==> flow/design.v <==
`timescale 1ns/1ps
module  axi_lite_master (
    input wire aclk,
    input wire aresetn,
    input wire INT_AXI_TXN,
    input wire[3:0] tgt_addr,
    input wire[31:0] tgt_data,
    output reg txn_done,
    output reg txn_error,
    output reg[3:0] awaddr,
    input wire awready,
    output reg awvalid,
    output reg[31:0] wdata,
    output reg[3:0] wstrb,
    output reg wvalid,
    input wire wready,
    input wire[1:0] bresp,
    input wire bvalid,
    output reg bready,
    output reg[3:0]  araddr,
    input  wire  arready,
    output reg   arvalid,
    input wire [31:0]  rdata,
    input wire [1:0]   rresp,
    input wire rvalid,
    output reg  rready
);
localparam IDLE      = 2'b00;
localparam SEND_ADDR = 2'b01;
localparam SEND_DATA = 2'b10;
localparam WAIT_RESP = 2'b11;
reg [1:0] current_state;
reg [1:0] next_state;
reg error_reg;
always @(posedge aclk or negedge aresetn) begin
    if(aresetn==0)begin
        current_state <= IDLE;
    end else begin
        current_state <= next_state;
    end
end  
always @(*) begin
    case (current_state)
    IDLE    : if (INT_AXI_TXN) begin
                            next_state=SEND_ADDR  ;      
                end else begin
                    next_state =IDLE;
                end
    SEND_ADDR : if(awready)begin
                    next_state=SEND_DATA;
                end else begin
                    next_state=SEND_ADDR;
                end
    SEND_DATA : if(wready)begin
                    next_state=WAIT_RESP;
                end else begin
                    next_state=SEND_DATA;
                end
    WAIT_RESP : if(bvalid)begin
                    next_state=IDLE;
                end else begin
                    next_state=WAIT_RESP;
                end
        default: next_state=IDLE;
    endcase
end  
always @(posedge aclk or negedge aresetn ) begin
    if(aresetn==0) begin
        awvalid <=0;
        wvalid <=0;
        bready <= 0;
        awaddr <= 0;
        wdata  <= 0;
        txn_done  <= 0;
        txn_error <= 0;
    end else begin
    if((current_state==IDLE) && (INT_AXI_TXN==1))begin
        awaddr <= tgt_addr;
        wdata <= tgt_data;
    end
    awvalid <= (next_state == SEND_ADDR);
    wstrb <= 4'b1111;
    wvalid  <= (next_state == SEND_DATA);
    bready  <= (next_state == WAIT_RESP);
    if (current_state == WAIT_RESP && bvalid == 1) begin
            txn_done <= 1;
            if (bresp != 2'b00) txn_error <= 1;
            else txn_error <= 0;
        end else begin
            txn_done <= 0;
            txn_error <= 0;
        end
end
end
endmodule
`timescale 1ns / 1ps
module axi_lite_slave (
    input  wire        aclk,
    input  wire        aresetn,
    input  wire [3:0]  awaddr,
    input  wire        awvalid,
    output reg         awready,
    input  wire [31:0] wdata,
    input wire [3:0] wstrb,
    input wire wvalid,
      output reg wready,
    output reg [1:0]   bresp,
    output reg         bvalid,
    input  wire        bready,
    input  wire [3:0]  araddr,
    input  wire        arvalid,
    output reg         arready,
    output reg [31:0]  rdata,
    output reg [1:0]   rresp,
    output reg         rvalid,
    input  wire        rready
);
    reg[31:0] slv_reg0;
    reg[31:0] slv_reg1;
    reg[31:0] slv_reg2;
    reg[31:0] slv_reg3;
    reg[3:0] axi_araddr;
    reg[3:0] axi_awaddr;
    always @(posedge aclk ) begin
        if(aresetn==0)begin
            awready<=0;
            wready<=0;
        end else begin
            if (awvalid && !awready) begin
                awready <= 1;
                axi_awaddr <= awaddr; 
            end else begin
                awready <= 0;
            end
            if (wvalid && !wready) begin
                wready <= 1;
            end else begin
                wready <= 0;
            end
        end
    end
always @(posedge aclk ) begin
    if(aresetn==0) begin
        slv_reg0<=0;
        slv_reg1<=0;
        slv_reg2<=0;
        slv_reg3<=0;
    end else begin
       if (wvalid && wready) begin
            case (awaddr[3:2])  
            2'b00    :slv_reg0 <= wdata;
            2'b01    :slv_reg1 <= wdata;
            2'b10    :slv_reg2 <= wdata;
            2'b11    :slv_reg3 <= wdata;
                default: begin end
            endcase
        end
    end    
end
 always @(posedge aclk ) begin
    if (aresetn==0) begin
        bvalid <= 0;
        bresp <= 0;
    end else begin
        if (wvalid && wready && !bvalid) begin    
            bvalid <= 1;
            bresp <= 2'b00;
        end else if (bvalid && bready) begin
            bvalid <=0;
        end
    end
 end
 always @(posedge aclk ) begin
    if (aresetn==0) begin
        arready <= 0;
        axi_araddr <=0;
    end else begin
        if ((arvalid==1) && (arready==0) ) begin
        arready <= 1;
        axi_araddr <= araddr;  
        end else begin
            arready <= 0;
        end
    end
 end
always @(posedge aclk ) begin
    if(aresetn==0) begin
        rvalid <= 0;
    end else begin
        if ((arready==0) && (arvalid==1)) begin
            rvalid <= 1;
            rresp <= 0;
            case (araddr[3:2])
              2'b00  :rdata <= slv_reg0;
              2'b01  :rdata <= slv_reg1;
              2'b10  :rdata <= slv_reg2;
              2'b11  :rdata <= slv_reg3;
                default: rdata <= 32'h0;
            endcase
        end else if(rvalid && rready) begin
            rvalid <= 0;
        end
    end
end
endmodule
`timescale 1ns / 1ps
module top_system (
    input  wire aclk,
    input  wire aresetn,
    input  wire start_txn,    
    output wire txn_done,     
    output wire txn_error     
);
    wire [3:0]  awaddr;
    wire        awvalid;
    wire        awready;
    wire [31:0] wdata;
    wire [3:0]  wstrb;
    wire        wvalid;
    wire        wready;
    wire [1:0]  bresp;
    wire        bvalid;
    wire        bready;
    wire [3:0]  araddr;
    wire        arvalid;
    wire        arready;
    wire [31:0] rdata;
    wire [1:0]  rresp;
    wire        rvalid;
    wire        rready;
    axi_lite_master u_master (
        .aclk           (aclk),
        .aresetn        (aresetn),
        .INT_AXI_TXN    (start_txn),  
        .txn_done       (txn_done),
        .txn_error      (txn_error),
        .tgt_addr       (4'h8),        
        .tgt_data       (32'hFFFFFFFF),  
        .awaddr(awaddr), .awvalid(awvalid), .awready(awready),
        .wdata(wdata),   .wstrb(wstrb),   .wvalid(wvalid),   .wready(wready),
        .bresp(bresp),   .bvalid(bvalid), .bready(bready),
        .araddr(araddr), .arvalid(arvalid), .arready(arready),
        .rdata(rdata),   .rresp(rresp),   .rvalid(rvalid),   .rready(rready)
    );
    axi_lite_slave u_slave (
        .aclk           (aclk),
        .aresetn        (aresetn),
        .awaddr(awaddr), .awvalid(awvalid), .awready(awready),
        .wdata(wdata),   .wstrb(wstrb),   .wvalid(wvalid),   .wready(wready),
        .bresp(bresp),   .bvalid(bvalid), .bready(bready),
        .araddr(araddr), .arvalid(arvalid), .arready(arready),
        .rdata(rdata),   .rresp(rresp),   .rvalid(rvalid),   .rready(rready)
    );
endmodule
# Tool chain data of top_system
# Tool output for the design above, in the order of the flow.
# Line numbers count from 1 in the design file above.
# Operators: Yosys type, input widths -> output width; for muxes data width and select width s.
# The mark n/a stands for no value.
# inputs
top_module,top_system
clock_port,aclk
cell_library,sky130hd
pvt_corner,tt_025C_1v80

# Word level
# Yosys after proc, flatten, opt, wreduce and memory -nomap, before mapping. Memory bits, and registers merged into a memory's read port (data or address), are not among the register bits. Print and check cells are not counted. Equal cells are merged and count once.
# word_totals
input_bits,3
clocked_rd_ports_x_width,0
mem_count,0
word_cells,35
latchBits,0
ramBits,0
reg_bits,9
out_inout_bits,2
romBits,0
# op_classes
n_logic,0
equal,6
n_reduce_logical,11
mux,10
addsub,0
cmp,0
div_mod_pow,0
n_shift,0
multipliers,0
# ops
cell,count
$eq 2x2->1 const B,4
$pmux 2 s4,1
$mux 1,7
$logic_and 1x1->1,6
$eq 2x1->1 const B,2
$mux 2,2
$logic_not 1->1,3
$logic_not 2->1,1
$reduce_bool 2->1,1

# Depth
# Yosys ltp: most cells in a row. Word level: on the elaborated netlist, between registers, memories and ports. Mapped: between sequential cells and ports; inverters and the memories' decode and read muxes count.
# logic_depth
ltp_word,3
abc_area,0
depth_mapped,3

# Mapped cells and area
# Yosys stat after the flow's synthesis: flattened, memories mapped to cells. It holds for the ABC_AREA given above (unset counts as 0); a run with the other value may have another netlist.
# Totals and module areas in this step are rounded.
# mapped
cells,34
n_buf,1
seqArea_um2,262
area_um2,410
flip_flops,11
# types
cell,count,area_total_um2
sky130_fd_sc_hd__dfrtp_1,7,175.168
sky130_fd_sc_hd__dfxtp_1,3,60.058
sky130_fd_sc_hd__dfstp_2,1,26.275
sky130_fd_sc_hd__nand2_1,5,18.768
sky130_fd_sc_hd__a22o_4,1,17.517
sky130_fd_sc_hd__nand2b_4,1,13.763
sky130_fd_sc_hd__and2_1,2,12.512
sky130_fd_sc_hd__inv_1,3,11.261
sky130_fd_sc_hd__mux2i_1,1,10.01
sky130_fd_sc_hd__nor3_2,1,10.01
sky130_fd_sc_hd__a2bb2oi_1,1,8.758
sky130_fd_sc_hd__a21o_1,1,7.507
sky130_fd_sc_hd__and3_2,1,7.507
sky130_fd_sc_hd__buf_4,1,7.507
sky130_fd_sc_hd__and3_1,1,6.256
sky130_fd_sc_hd__a21oi_1,1,5.005
sky130_fd_sc_hd__o21ai_0,1,5.005
sky130_fd_sc_hd__conb_1,1,3.754
sky130_fd_sc_hd__nor2_1,1,3.754
# By module: a second synthesis without flattening, with its own total; a netlist apart from the flattened one above.
# hier_totals
hier_cells,664
hier_area_um2,8410
# Rows give one instance, submodules left out.
# by_module
mod,n_inst,cells,mod_area_um2
axi_lite_slave,1,545,6620
axi_lite_master,1,117,1790
top_system,1,2,7.5

# Timing after synthesis
# Source: OpenSTA report_checks on the synthesized netlist (no wires, ideal clock, input and output delay 20% of the period each), path of least setup slack; recovery checks are left aside. Register names are those of the netlist, which keeps one name where synthesis merged equal registers.
# synth_path
path_type,register -> register
start,register u_master.current_state
end,register u_master.awvalid
path_stages,3
launch_ns,0.000
t_required_ns,0.738
t_arrival_ns,0.760
tclk_ns,0.858
setup_slack_ns,-0.022
delay_ns,0.880
synth_period_reached_ns,0.88
# "delay_ns" is the arrival time less input delay plus setup time.
# "path_stages": output pins that drive a net of the path, with the launching flip-flop's if there is one; two outputs of one cell count as two.
# "synth_period_reached_ns" = period - worst setup slack (recovery checks aside). The figure is calculated, with input and output delays left at 20% of the set period.
# Where an end lacks its bit number, it is one bit of the signal, or one of the new flip-flops if synthesis recoded a state register.
# Between the ends stands the longest chain of elaborated cells between them, by number of cells; it is not shown to be the way that was timed. Of several equally long chains one is given.
# A line is the first line of the expression or statement that the cell stems from. Yosys adds cells for indexed reads and writes and turns some case tables into memories.
# synth_via
cell_sequence,sky130_fd_sc_hd__dfrtp_1 > sky130_fd_sc_hd__a22o_4 > sky130_fd_sc_hd__and3_1
elab_chain_len,3
cells_between,6
cone_classes,4 x eq/ne; 1 x mux; 1 x reduce/logical
# synth_lines
element,line_no,rtl
"start, declared",32,reg [1:0] current_state;
"start, assigned",37,current_state <= IDLE;
"start, assigned",39,current_state <= next_state;
$eq 2x2->1,43,case (current_state)
$pmux 2 s4,43,
$eq 2x1->1,81,awvalid <= (next_state == SEND_ADDR);
"end, assigned",69,awvalid <=0;
"end, assigned",81,
"end, declared",12,"output reg awvalid,"

# Timing after layout
# Path of least setup slack in the final report of stored run 1 (OpenROAD, finished layout, wires in). Where an end is a register, its clock arrival counts in the times.
# layout_path
path_type,register -> register
start,register u_master.current_state
end,register u_master.awvalid
t_arrival_ns,1.14
t_required_ns,1.12
launch_ns,0.24
tclk_ns,0.931
setup_slack_ns,-0.02
path_stages,3
# Where an end lacks its bit number, it is one bit of the signal, or one of the new flip-flops if synthesis recoded a state register.
# Between the ends stands the longest chain of elaborated cells between them, by number of cells; it is not shown to be the way that was timed. Of several equally long chains one is given.
# layout_via
cell_sequence,sky130_fd_sc_hd__dfrtp_1 > sky130_fd_sc_hd__a21oi_2 > sky130_fd_sc_hd__and3_4
elab_chain_len,3
cells_between,6
cone_classes,4 x eq/ne; 1 x mux; 1 x reduce/logical
# layout_lines
element,line_no,rtl
"start, declared",32,reg [1:0] current_state;
"start, assigned",37,current_state <= IDLE;
"start, assigned",39,current_state <= next_state;
$eq 2x2->1,43,case (current_state)
$pmux 2 s4,43,
$eq 2x1->1,81,awvalid <= (next_state == SEND_ADDR);
"end, assigned",69,awvalid <=0;
"end, assigned",81,
"end, declared",12,"output reg awvalid,"

Module top_system, platform sky130hd: 2 stored runs of the flow (Yosys, OpenROAD) with differing settings, in no particular order. Input and output delays are each 20% of the period that was set; the output load is 0.01 pF.
By "power.total_uw" is meant OpenSTA's value without simulated activity: inputs other than the clock are taken to toggle once in ten clock periods, and the tool carries that through the logic.
Results are given in rounded form.

Stored run 1, flow files:
==> flow/run.sh <==
#!/bin/bash
# the make line also repeats the synthesis and layout settings of config.mk as NAME=value (left out here)
make -C /OpenROAD-flow-scripts/flow DESIGN_CONFIG=/design/flow/config.mk WORK_HOME=/design/flow/orfs CLKGATE_MAP_FILE= finish
==> flow/config.mk <==
export PLATFORM = sky130hd
export DESIGN_NAME = top_system
export DESIGN_NICKNAME = top_system
export VERILOG_FILES = /design/flow/design.v
export SDC_FILE = /design/flow/constraint.sdc
export NUM_CORES = 4
export LEC_CHECK = 0
export CAP_MARGIN = 20
export CORE_MARGIN = 2
export CORE_UTILIZATION = 40
export SLEW_MARGIN = 20
==> flow/constraint.sdc <==
create_clock -name core_clock -period 0.931 [get_ports {aclk}]
set_input_delay 0.1862 -clock core_clock [delete_from_list [all_inputs] [get_ports {aclk}]]
set_output_delay 0.1862 -clock core_clock [all_outputs]
set_load 0.01 [all_outputs]

==> results of stored run 1, as CSV <==
result,value
design.die.area_um2,1300
post_route_util_frac,0.537
setupTns_ns,-0.025
power.total_uw,761
final_setup_ws_ns,-0.020
synthesis_area_um2,410

Stored run 2, flow files:
==> flow/run.sh <==
#!/bin/bash
# the make line also repeats the synthesis and layout settings of config.mk as NAME=value (left out here)
make -C /OpenROAD-flow-scripts/flow DESIGN_CONFIG=/design/flow/config.mk WORK_HOME=/design/flow/orfs CLKGATE_MAP_FILE= finish
==> flow/config.mk <==
export PLATFORM = sky130hd
export DESIGN_NAME = top_system
export DESIGN_NICKNAME = top_system
export VERILOG_FILES = /design/flow/design.v
export SDC_FILE = /design/flow/constraint.sdc
export NUM_CORES = 4
export LEC_CHECK = 0
export ABC_AREA = 1
export CAP_MARGIN = 20
export CORE_MARGIN = 2
export CORE_UTILIZATION = 48
export CTS_CLUSTER_SIZE = 91
export GPL_ROUTABILITY_DRIVEN = 1
export GPL_TIMING_DRIVEN = 1
export MAX_ROUTING_LAYER = met5
export PLACE_DENSITY = 0.65
export SLEW_MARGIN = 20
export TNS_END_PERCENT = 80
==> flow/constraint.sdc <==
create_clock -name core_clock -period 1.08 [get_ports {aclk}]
set_input_delay 0.2160 -clock core_clock [delete_from_list [all_inputs] [get_ports {aclk}]]
set_output_delay 0.2160 -clock core_clock [all_outputs]
set_load 0.01 [all_outputs]

Stored run 2: did not finish, floorplanning stopped with PDN-0185
